==> flow/design.v <==
module pipeline_division #(
  parameter int DIVINDED_WIDTH = 8,
  parameter int DIVISOR_WIDTH  = 8
)(
  input                           clk_i,
  input                           rst_i,
  input  [DIVINDED_WIDTH - 1 : 0] divinded_i,
  input  [DIVISOR_WIDTH - 1 : 0]  divisor_i,
  input                           valid_i,
  output                          ready_o,
  output [DIVINDED_WIDTH - 1 : 0] quotient_o,
  output [DIVISOR_WIDTH - 1 : 0]  reminder_o,
  output                          valid_o,
  input                           ready_i
);
localparam int STAGES_AMOUNT   = DIVINDED_WIDTH + 2;
localparam int SHIFT_REG_WIDTH = DIVINDED_WIDTH * 2;
typedef struct packed {
  logic [DIVINDED_WIDTH - 1 : 0] rh;
  logic [DIVINDED_WIDTH - 1 : 0] rl;
} shift_reg_t;
shift_reg_t [STAGES_AMOUNT - 1 : 0]                         division_stages;
logic       [STAGES_AMOUNT - 1 : 0][DIVINDED_WIDTH - 1 : 0] rh_comb;
logic       [STAGES_AMOUNT - 1 : 0]                         q;
logic       [STAGES_AMOUNT - 1 : 0][DIVISOR_WIDTH - 1 : 0]  divisor_lock;
logic       [STAGES_AMOUNT - 1 : 0]                         valid_d;
always_ff @( posedge clk_i, posedge rst_i )
  if( rst_i )
    valid_d <= STAGES_AMOUNT'( 0 );
  else
    if( ready_o )
      begin
        valid_d[0] <= valid_i;
        for( int i = 1; i < STAGES_AMOUNT; i++ )
          valid_d[i] <= valid_d[i - 1];
      end
always_comb
  for( int i = 0; i < STAGES_AMOUNT; i++ )
    begin
      q[i] = division_stages[i].rh >= divisor_lock[i];
      rh_comb[i] = division_stages[i].rh;
      if( q[i] )
        rh_comb[i] = division_stages[i].rh - divisor_lock[i];
    end
always_ff @( posedge clk_i, posedge rst_i )
  if( rst_i )
    divisor_lock <= ( STAGES_AMOUNT * DIVISOR_WIDTH )'( 0 );
  else
    if( ready_o )
      for( int i = 0; i < STAGES_AMOUNT; i++ )
        if( i == 0 )
          divisor_lock[i] <= divisor_i;
        else
          divisor_lock[i] <= divisor_lock[i - 1];
always_ff @( posedge clk_i, posedge rst_i )
  if( rst_i )
    division_stages <= ( STAGES_AMOUNT * SHIFT_REG_WIDTH )'( 0 );
  else
    if( ready_o )
      for( int i = 0; i < STAGES_AMOUNT; i++ )
        if( i == 0 )
          division_stages[i] <= SHIFT_REG_WIDTH'( divinded_i );
        else
          if( i == ( STAGES_AMOUNT - 1 ) )
            begin
              division_stages[i].rh <= rh_comb[i - 1];
              division_stages[i].rl <= { division_stages[i - 1].rl[DIVINDED_WIDTH - 2 : 0], q[i - 1] };
            end
          else
            begin
              division_stages[i].rh <= { rh_comb[i - 1], division_stages[i - 1].rl[DIVINDED_WIDTH - 1] };
              division_stages[i].rl <= { division_stages[i - 1].rl[DIVINDED_WIDTH - 2 : 0], q[i - 1] };
            end
assign quotient_o = division_stages[STAGES_AMOUNT - 1].rl;
assign reminder_o = division_stages[STAGES_AMOUNT - 1].rh;
assign ready_o    = !valid_d[STAGES_AMOUNT - 1] || ready_i;
assign valid_o    = valid_d[STAGES_AMOUNT - 1];
endmodule
# Reports on pipeline_division
# What the tools print for pipeline_division, step after step.
# Lines are those of the file above, counted from 1.
# Operators carry their Yosys type and port widths (W data, S select, Z words).
# Cell names lack the library's common part.
# The mark n/a stands for no value.
# setup
design,pipeline_division
clk_port,clk_i
lib,sky130hd
corner,tt_025C_1v80

# Word-level counts
# Counts by Yosys on the flattened word-level netlist (proc, flatten, opt, wreduce; memories kept). Register bits leave out memories and registers merged into their read ports (data or address); mux counts leave out enables and synchronous resets folded into registers. Print and check cells are left out. Cells with the same type and inputs are merged into one.
# word_totals
regBits,10
in_bits,20
# classes
reduce_and_logical,2
# ops
operator,count
$logic_or A1 B1 Y1,1
$logic_not A1 Y1,1

# Logic depth
# Depth = most cells in a row (Yosys ltp): at word level without a register or memory, in the mapped netlist without a sequential cell, where the memories' decode and read muxes count.
# depth
ltp_word,2
ABC_AREA,0
depth_mapped,3
depth_no_buf,2

# Mapped cells and area
# The flow's flattened synthesis, as Yosys stat reports it; memories are mapped. The netlist is that of the ABC_AREA named above (0 if unset); the other value can give another one.
# Totals and module areas in this step are rounded.
# by_type
cell_type,count
dfrtp_1,10
buf_4,16
mux2_4,8
buf_12,1
nor2b_4,1
mux2_2,1
inv_1,2
or2_2,1
conb_1,1
# synth_totals
cell_count,41
synth_area_mm2,0.000553
sequential_area_mm2,0.00025
flip_flops,10
buf_cells,17

# Timing after synthesis
# Path of least setup slack by OpenSTA after synthesis, without wires, with an ideal clock, recovery checks aside; 20% of the period is set as input and as output delay. Where synthesis merged equal registers, the netlist keeps one of their names.
# synth_timing
path_kind,reg2reg
start,register valid_d[9]
end,register valid_d[0]
period_ns,1.38
setup_ns,0.125
launch_ns,0.000
arrival_ns,0.982
slack_ns,0.273
delay_ns,1.107
driving_pins,4
n_path_buf,1
period_less_setup_slack_ns,1.107
# "delay_ns" is the arrival time less input delay plus setup time.
# "driving_pins": output pins that drive a net of the path, with the launching flip-flop's if there is one; two outputs of one cell count as two.
# "period_less_setup_slack_ns" = period - worst setup slack (recovery checks aside). The figure is calculated, with input and output delays left at 20% of the set period.
# Between the ends stands the longest chain of elaborated cells between them, by number of cells; it is not shown to be the way that was timed. Of several equally long chains one is given.
# A line is the first line of the expression or statement that the cell stems from. Yosys adds cells for indexed reads and writes and turns some case tables into memories.
# synth_via
path_cell_list,dfrtp_1 nor2b_4 buf_12 mux2_4
elab_chain_len,2
cells_between,2
classes_between,reduce/logical (2)
# synth_rtl
item,line,source
"start, declared",26,logic       [STAGES_AMOUNT - 1 : 0]                         valid_d;
"start, assigned",29,valid_d <= STAGES_AMOUNT'( 0 );
"start, assigned",35,valid_d[i] <= valid_d[i - 1];
$logic_not A1 Y1,76,assign ready_o    = !valid_d[STAGES_AMOUNT - 1] || ready_i;
$logic_or A1 B1 Y1,76,
"end, assigned",29,
"end, assigned",33,valid_d[0] <= valid_i;
"end, declared",26,

# Worst path after layout
# Path of least setup slack in the final report of entry B (OpenROAD, finished layout, wires in). Where an end is a register, its clock arrival counts in the times.
# layout_timing
path_kind,in2out
start,input port ready_i
end,output port ready_o
period_ns,2.19
in_delay_ns,0.44
launch_ns,0.44
arrival_ns,1.13
slack_ns,0.62
driving_pins,4
n_path_buf,2
# Between the ends stands the longest chain of elaborated cells between them, by number of cells; it is not shown to be the way that was timed. Of several equally long chains one is given.
# layout_via
path_cell_list,dlygate4sd2_1 nor2b_4 inv_1 dlygate4sd2_1
elab_chain_len,1
cells_between,1
classes_between,reduce/logical (1)
# layout_rtl
item,line,source
"start, declared",14,input                           ready_i
$logic_or A1 B1 Y1,76,assign ready_o    = !valid_d[STAGES_AMOUNT - 1] || ready_i;
"end, declared",10,"output                          ready_o,"

# Stored flow runs of pipeline_division (2 of them; Yosys, OpenROAD, sky130hd). They differ in their settings and are not a sequence. Constraints: input delay and output delay 20% of the set period each, output load 0.01 pF.
# "achieved_clock_period_ns" is the run's clock period less its worst setup slack. It is reckoned from that one timing run; input and output delays stay at 20% of the period that was set.
# "worstPathTime_ns" = time allowed to the worst setup path (clock period - input delay - output delay, where it has them) - its slack; a late launch clock adds to it, a late capture clock takes from it.
# "final_power_uw": no workload was simulated; the value follows from the tool's default switching activity.
# Results are given in rounded form.
# Among the settings, -- means not set for that run.
# A result given as -- is not shown for that run.
run name,period_ns,CORE_UTILIZATION,PLACE_DENSITY_LB_ADDON,CORE_ASPECT_RATIO,GPL_ROUTABILITY_DRIVEN,CTS_CLUSTER_DIAMETER,MIN_ROUTING_LAYER,CAP_MARGIN,CORE_MARGIN,SLEW_MARGIN,SETUP_SLACK_MARGIN,CELL_PAD_IN_SITES_DETAIL_PLACEMENT,GPL_TIMING_DRIVEN,CTS_CLUSTER_SIZE,fin_ws_ns,final_power_uw,die_footprint_mm2,worstPathTime_ns,path_kind,finish.stdcell_area_mm2,total_negative_slack_ns,yosys.chip_area_mm2,fin_util_frac,achieved_clock_period_ns
entry A,1.65,72,0.15,1.0,1,138,met2,20,2,20,--,--,--,--,--,--,--,--,--,--,--,--,--,--
entry B,2.19,41,0.15,--,0,--,--,10,5,20,0.52,0,1,58,0.624,743,0.00218,0.69,in2out,0.000579,0.000,0.000553,0.451,1.566
# Entry A: unfinished; error PDN-0185 in floorplanning
